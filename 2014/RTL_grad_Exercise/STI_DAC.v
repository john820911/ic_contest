==> flow/design.v <==
module STI(
		clk, reset,
		pi_data,
		load, pi_end,
		pi_length,
		pi_low, pi_msb, pi_fill,
		so_data, so_valid
	);
input clk, reset;
input [15:0] pi_data;
input load, pi_end;
input [1:0] pi_length;
input pi_low, pi_msb, pi_fill;
output reg so_data, so_valid;
reg [15:0] pi_data_r;
reg load_r, pi_end_r;
reg [1:0] pi_length_r;
reg pi_low_r, pi_msb_r, pi_fill_r;
reg so_data_next, so_valid_next;
reg store_next [0:31], store [0:31];
reg state_next, state;
reg [4:0] counter_end_next, counter_end;
parameter IDLE = 1'b0, OUT = 1'b1;
integer i;
always@(*) begin
	case(state)
		IDLE: begin
			if(load_r) begin
				if(pi_length_r == 2'd3) begin
					if(pi_fill_r == 1'b1) begin
						if(pi_msb_r == 1'b1) begin
							for(i = 31; i >= 16; i = i - 1) begin
								store_next[i] = pi_data_r[i - 16];
							end
							for(i = 15; i > 0; i = i - 1) begin
								store_next[i] = store[i - 1];
							end
							store_next[0] = 1'b0;
						end	
						else begin
							for(i = 31; i > 15; i = i - 1) begin
								store_next[i] = store[i - 1];
							end
							for(i = 15; i >= 0; i = i - 1) begin
								store_next[i] = pi_data_r[15 - i];
							end
						end			
					end
					else begin
						if(pi_msb_r == 1'b1) begin
							for(i = 31; i >= 16; i = i - 1) begin
								store_next[i] = store[i - 1];
							end
							for(i = 15; i >= 0; i = i - 1) begin
								store_next[i] = pi_data_r[i];
							end
						end
						else begin
							for(i = 31; i >= 16; i = i - 1) begin
								store_next[i] = pi_data_r[31 - i];
							end
							for(i = 15; i > 0; i = i - 1) begin
								store_next[i] = store[i - 1];
							end
							store_next[0] = 1'b0;
						end
					end
					counter_end_next = 5'd31;
				end
				else if(pi_length_r == 2'd2) begin
					if(pi_fill_r == 1'b1) begin
						if(pi_msb_r == 1'b1) begin
							for(i = 31; i >= 16; i = i - 1) begin
								store_next[i] = pi_data_r[i - 16];
							end
							for(i = 15; i > 0; i = i - 1) begin
								store_next[i] = store[i - 1];
							end
							store_next[0] = 1'b0;
						end
						else begin
							for(i = 31; i > 23; i = i - 1) begin
								store_next[i] = store[i - 1];
							end
							for(i = 23; i >= 8; i = i - 1) begin
								store_next[i] = pi_data_r[23 - i];
							end
							for(i = 7; i > 0; i = i - 1) begin
								store_next[i] = store[i - 1];
							end
							store_next[i] = 1'b0;
						end			
					end
					else begin
						if(pi_msb_r == 1'b1) begin
							for(i = 31; i > 23; i = i - 1) begin
								store_next[i] = store[i - 1];
							end
							for(i = 23; i >= 8; i = i - 1) begin
								store_next[i] = pi_data_r[i - 8];
							end
							for(i = 7; i > 0; i = i - 1) begin
								store_next[i] = store[i - 1];
							end
							store_next[0] = 1'b0;
						end
						else begin
							for(i = 31; i >= 16; i = i - 1) begin
								store_next[i] = pi_data_r[31 - i];
							end
							for(i = 15; i > 0; i = i - 1) begin
								store_next[i] = store[i - 1];
							end
							store_next[0] = 1'b0;
						end
					end
					counter_end_next = 5'd23;
				end
				else if(pi_length == 2'd1) begin
					if(pi_msb_r == 1'b1) begin
						for(i = 31; i >= 16; i = i - 1) begin
							store_next[i] = pi_data_r[i - 16];
						end
						for(i = 15; i > 0; i = i - 1) begin
							store_next[i] = store[i - 1];
						end
						store_next[0] = 1'b0;
					end
					else begin
						for(i = 31; i >= 16; i = i - 1) begin
							store_next[i] = pi_data_r[31 - i];
						end
						for(i = 15; i > 0; i = i - 1) begin
							store_next[i] = store[i - 1];
						end
						store_next[0] = 1'b0;
					end
					counter_end_next = 5'd15;
				end
				else begin 
					if(pi_low_r == 1'b1) begin
						if(pi_msb_r == 1'b1) begin
							for(i = 31; i >= 24; i = i - 1) begin
								store_next[i] = pi_data_r[i - 16];
							end
							for(i = 23; i > 0; i = i - 1) begin
								store_next[i] = store[i - 1];
							end
							store_next[0] = 1'b0;
						end
						else begin
							for(i = 24; i < 32; i = i + 1) begin
								store_next[i] = pi_data_r[39 - i];
							end
							for(i = 1; i < 24; i = i + 1) begin
								store_next[i] = store[i - 1];
							end
							store_next[0] = 1'b0;
						end
					end
					else begin
						if(pi_msb_r == 1'b1) begin
							for(i = 31; i >= 24; i = i - 1) begin
								store_next[i] = pi_data_r[i - 24];
							end
							for(i = 23; i > 0; i = i - 1) begin
								store_next[i] = store[i - 1];
							end
							store_next[0] = 1'b0;
						end
						else begin
							for(i = 24; i < 32; i = i + 1) begin
								store_next[i] = pi_data_r[31 - i];
							end
							for(i = 1; i < 24; i = i + 1) begin
								store_next[i] = store[i - 1];
							end
							store_next[0] = 1'b0;
						end
					end
					counter_end_next = 5'd7;
				end
				state_next = OUT;
				so_valid_next = 1'b1;
			end
			else begin
				for(i = 31; i > 0; i = i - 1) begin
					store_next[i] = store[i - 1];
				end
				store_next[0] = 1'b0;
				state_next = state;
				counter_end_next = counter_end;
				so_valid_next = so_valid;
			end
			so_data_next = store_next[31];
		end
		OUT: begin
			for(i = 31; i > 0; i = i - 1) begin
				store_next[i] = store[i - 1];
			end
			store_next[0] = 1'b0;
			if(counter_end == 5'd0) begin
				state_next = IDLE;
				counter_end_next = counter_end;
				so_valid_next = 1'b0;
			end
			else begin
				state_next = state;
				counter_end_next = counter_end - 5'd1;
				so_valid_next = so_valid;
			end
			so_data_next = store_next[31];
		end
	endcase
end
always@(posedge clk or posedge reset) begin
	if(reset) begin
		pi_data_r <= 16'd0;
		load_r <= 1'b0; pi_end_r <= 1'b0;
		pi_length_r <= 2'd0;
		pi_low_r <= 1'b0; pi_msb_r <= 1'b0; pi_fill_r <= 1'b0;
		for(i = 31; i >= 0; i = i - 1) begin
			store[i] <= 1'b0;
		end
		state <= 1'b0;
		counter_end <= 5'd0;
		so_data <= 1'b0;
		so_valid <= 1'b0;
	end
	else begin
		pi_data_r <= pi_data;
		load_r <= load; pi_end_r <= pi_end;
		pi_length_r <= pi_length;
		pi_low_r <= pi_low; pi_msb_r <= pi_msb; pi_fill_r <= pi_fill;
		for(i = 31; i >= 0; i = i - 1) begin
			store[i] <= store_next[i];
		end
		state <= state_next;
		counter_end <= counter_end_next;
		so_data <= so_data_next;
		so_valid <= so_valid_next;
	end
end
endmodule
module STI_DAC(clk ,reset, load, pi_data, pi_length, pi_fill, pi_msb, pi_low, pi_end,
	       so_data, so_valid,
	       oem_finish, oem_dataout, oem_addr,
	       odd1_wr, odd2_wr, odd3_wr, odd4_wr, even1_wr, even2_wr, even3_wr, even4_wr);
input		clk, reset;
input		load, pi_msb, pi_low, pi_end; 
input	[15:0]	pi_data;
input	[1:0]	pi_length;
input		pi_fill;
output		so_data, so_valid;
output  oem_finish, odd1_wr, odd2_wr, odd3_wr, odd4_wr, even1_wr, even2_wr, even3_wr, even4_wr;
output [4:0] oem_addr;
output [7:0] oem_dataout;
STI sti_1(.clk(clk), .reset(reset), .pi_data(pi_data), .load(load), .pi_end(pi_end), .pi_length(pi_length), .pi_low(pi_low), .pi_msb(pi_msb),
		  .pi_fill(pi_fill), .so_data(so_data), .so_valid(so_valid));
endmodule
---- From RTL to reports: STI_DAC ----
What the tools print for STI_DAC, step after step.
Lines are those of the file above, counted from 1.
Operators carry their Yosys type and port widths (W data, S select, Z words).
Library cell names are shortened.
The mark n/a stands for no value.
design
  top module .............................. STI_DAC
  clock input ............................. clk
  standard-cell library ................... sky130hd
  library corner .......................... tt_025C_1v80

---- Word level ----
Source: Yosys, flattened and elaborated. Widths are those after wreduce. Registers that Yosys merges into a memory's read port (data or address) are not register bits. Print and check cells do not count. Equal cells are merged and count once.
storage and ports
  elaborated cells ........................ 368
  flip-flop bits (word level) ............. 61
  output and inout port bits .............. 24
operators by class
  add/sub/neg operators ................... 1
  mux-type cells .......................... 316
  reduce/logical cells .................... 3
  bitwise logic cells ..................... 1
  equal/unequal tests ..................... 6
operators by type and width
  kind                   number
  $mux W1                276
  $pmux W1 S2            34
  $mux W5                4
  $pmux W5 S2            1
  $sub A5 B1 Y5 const B  1
  $logic_not A5 Y1       1
  $eq A2 B2 Y1 const B   2
  $ne A2 B2 Y1 const B   2
  $reduce_and A2 Y1      2
  $mux W4                1
  $eq A2 B1 Y1 const B   1
  $ne A2 B1 Y1 const B   1
  $not A1 Y1             1

---- Longest topological paths ----
Longest topological path by Yosys (ltp), each cell counted once; first at word level (registers and memories cut), then after technology mapping (sequential cells cut; the memories' decode and read muxes count).
logic depth
  word-level depth ........................ 7
  ABC_AREA ................................ 1
  depth in mapped cells ................... 10

---- After synthesis ----
Yosys stat after the flow's synthesis: flattened, memories mapped to cells. It holds for the ABC_AREA given above (unset counts as 0); a run with the other value may have another netlist.
The area totals of this step are shown rounded.
mapped netlist
  chip area (Yosys) ....................... 3,800 um2
  sequential area ......................... 1,500 um2
  buffers ................................. 46
  flip-flop cells ......................... 61
  cell count .............................. 531
cell types
  cell      number
  dfrtp_1   61
  nand2_1   207
  nand3_1   122
  buf_4     25
  inv_1     26
  o21ai_0   17
  buf_6     5
  buf_2     9
  nor2_1    11
  a21oi_1   8
  a21oi_2   4
  o21ai_2   4
  nand2_2   4
  nor2_8    1
  and2_1    3
  clkbuf_1  5
  and2_4    2
  buf_8     1
Not listed: further types 13, cells in them 16.

---- Timing after synthesis ----
OpenSTA on the mapped netlist: ideal clock, no wires. The path of least setup slack (recovery checks aside). Input and output delay are each 20% of the period. Register names are those of the netlist, which keeps one name where synthesis merged equal registers.
timing path after synthesis
  path kind ............................... input-to-reg
  start point ............................. input pi_length[1]
  end point ............................... register sti_1.store[17]
  slack ................................... 1,387 ps
  time at the first pin ................... 562 ps
  data required time ...................... 2,687 ps
  input delay ............................. 562 ps
  stages on the path ...................... 7
  data arrival time ....................... 1,300 ps
  setup time .............................. 123 ps
  path delay .............................. 861 ps
  buffers on the path ..................... 1
  clock period ............................ 2,810 ps
  period reached after synthesis .......... 1,423 ps
"path delay" = arrival - input delay + setup time.
"stages on the path": output pins that drive a net of the path, with the launching flip-flop's if there is one; two outputs of one cell count as two.
"period reached after synthesis" is the clock period less the worst setup slack; recovery checks do not enter. This is arithmetic on one report: input and output delays are still those of the set period (20% each).
Between the ends stands the longest chain of elaborated cells between them, by number of cells; it is not shown to be the way that was timed. Of several equally long chains one is given.
A line is the first line of the expression or statement that the cell stems from. Yosys adds cells for indexed reads and writes and turns some case tables into memories.
on the way, after synthesis
  cells stage by stage .................... inv_1 nand2_2 inv_1 buf_2 o21ai_0 o21ai_0 nand2_1
  length of the longest elaborated chain .. 6
  elaborated cells between the ends (all ways) .. 6
  classes of those cells .................. 1 x eq/ne; 5 x mux
RTL lines, path after synthesis
  item                RTL line  source
  start: declaration  252       input [1:0] pi_length;
  $eq A2 B1 Y1        119       else if(pi_length == 2'd1) begin
  $mux W1             119
  $mux W1             70        else if(pi_length_r == 2'd2) begin
  $mux W1             29        if(pi_length_r == 2'd3) begin
  $mux W1             28        if(load_r) begin
  $pmux W1 S2         26        case(state)
  end: assignment     223       store[i] <= 1'b0;
  end: assignment     236       store[i] <= store_next[i];
  end: declaration    20        reg store_next [0:31], store [0:31];

---- Worst path after layout ----
From the final timing report of run 1: the path of least setup slack in the routed layout; clock arrival at registers is part of the times.
The report prints the path's times to 10 ps; the period is as set.
timing path after layout
  path kind ............................... input-to-reg
  start point ............................. input pi_length[0]
  end point ............................... register sti_1.store[18]
  clock period ............................ 3,210 ps
  input delay ............................. 640 ps
  setup time .............................. 120 ps
  slack ................................... 1,260 ps
  data required time ...................... 3,430 ps
  buffers on the path ..................... 2
  data arrival time ....................... 2,180 ps
  stages on the path ...................... 7
  time at the first pin ................... 640 ps
Between the ends stands the longest chain of elaborated cells between them, by number of cells; it is not shown to be the way that was timed. Of several equally long chains one is given.
on the way, after layout
  cells stage by stage .................... clkdlybuf4s50_1 nand2_2 inv_1 buf_2 o21ai_0 o21ai_1 nand2_1
  length of the longest elaborated chain .. 6
  elaborated cells between the ends (all ways) .. 6
  classes of those cells .................. 1 x eq/ne; 5 x mux
RTL lines, path after layout
  item                RTL line  source
  start: declaration  252       input [1:0] pi_length;
  $eq A2 B1 Y1        119       else if(pi_length == 2'd1) begin
  $mux W1             119
  $mux W1             70        else if(pi_length_r == 2'd2) begin
  $mux W1             29        if(pi_length_r == 2'd3) begin
  $mux W1             28        if(load_r) begin
  $pmux W1 S2         26        case(state)
  end: assignment     223       store[i] <= 1'b0;
  end: assignment     236       store[i] <= store_next[i];
  end: declaration    20        reg store_next [0:31], store [0:31];

Appendix: measured runs

Design STI_DAC on sky130hd. What follows are 2 stored runs of the flow, each under its own settings; their order means nothing. The constraints put input and output delay at 20% of the set period each and load the outputs with 0.01 pF.
"period achieved": clock period set for the run, less the worst setup slack. It is reckoned from that one timing run; input and output delays stay at 20% of the period that was set.
"allowed time less slack (worst setup path)" = time allowed to the worst setup path (clock period - input delay - output delay, where it has them) - its slack; a late launch clock adds to it, a late capture clock takes from it.
"total power of the final layout" rests on the timing tool's default activity at the inputs, not on a simulated workload.
"allowed time less slack (worst setup path)" is known to 10 ps.
Measured values are rounded.

---- run 1 ----
settings
  period_ns = 3.21
  CORE_UTILIZATION = 34
  SETUP_SLACK_MARGIN = 0.54
  CORE_MARGIN = 3
  TNS_END_PERCENT = 60
  ABC_AREA = 1
  GPL_TIMING_DRIVEN = 0
  CTS_CLUSTER_SIZE = 95
  MIN_ROUTING_LAYER = met1
  CAP_MARGIN = 20
  SLEW_MARGIN = 20
results
  worst setup slack after layout .......... 1,300 ps
  sum of negative setup slack ............. 0 ps
  standard-cell area of the final layout .. 4,500 um2
  post-synthesis cell area ................ 3,800 um2
  utilization in the final report ......... 0.43
  total power of the final layout ......... 2.7 mW
  smallest hold slack ..................... 450 ps
  period achieved ......................... 1,954 ps
  allowed time less slack (worst setup path) .. 1,310 ps
  critical path type ...................... input-to-reg
  overall die area ........................ 12,000 um2

---- run 2 ----
settings
  period_ns = 1.23
  CORE_UTILIZATION = 65
  SETUP_SLACK_MARGIN = 0.31
  PLACE_DENSITY = 0.38
  CELL_PAD_IN_SITES_GLOBAL_PLACEMENT = 3
  CELL_PAD_IN_SITES_DETAIL_PLACEMENT = 1
  ABC_AREA = 1
  CTS_CLUSTER_SIZE = 51
  MIN_ROUTING_LAYER = met1
  MAX_ROUTING_LAYER = met5
  CAP_MARGIN = 20
  CORE_MARGIN = 2
  SLEW_MARGIN = 20
results
  no results, placement failed with GPL-0301
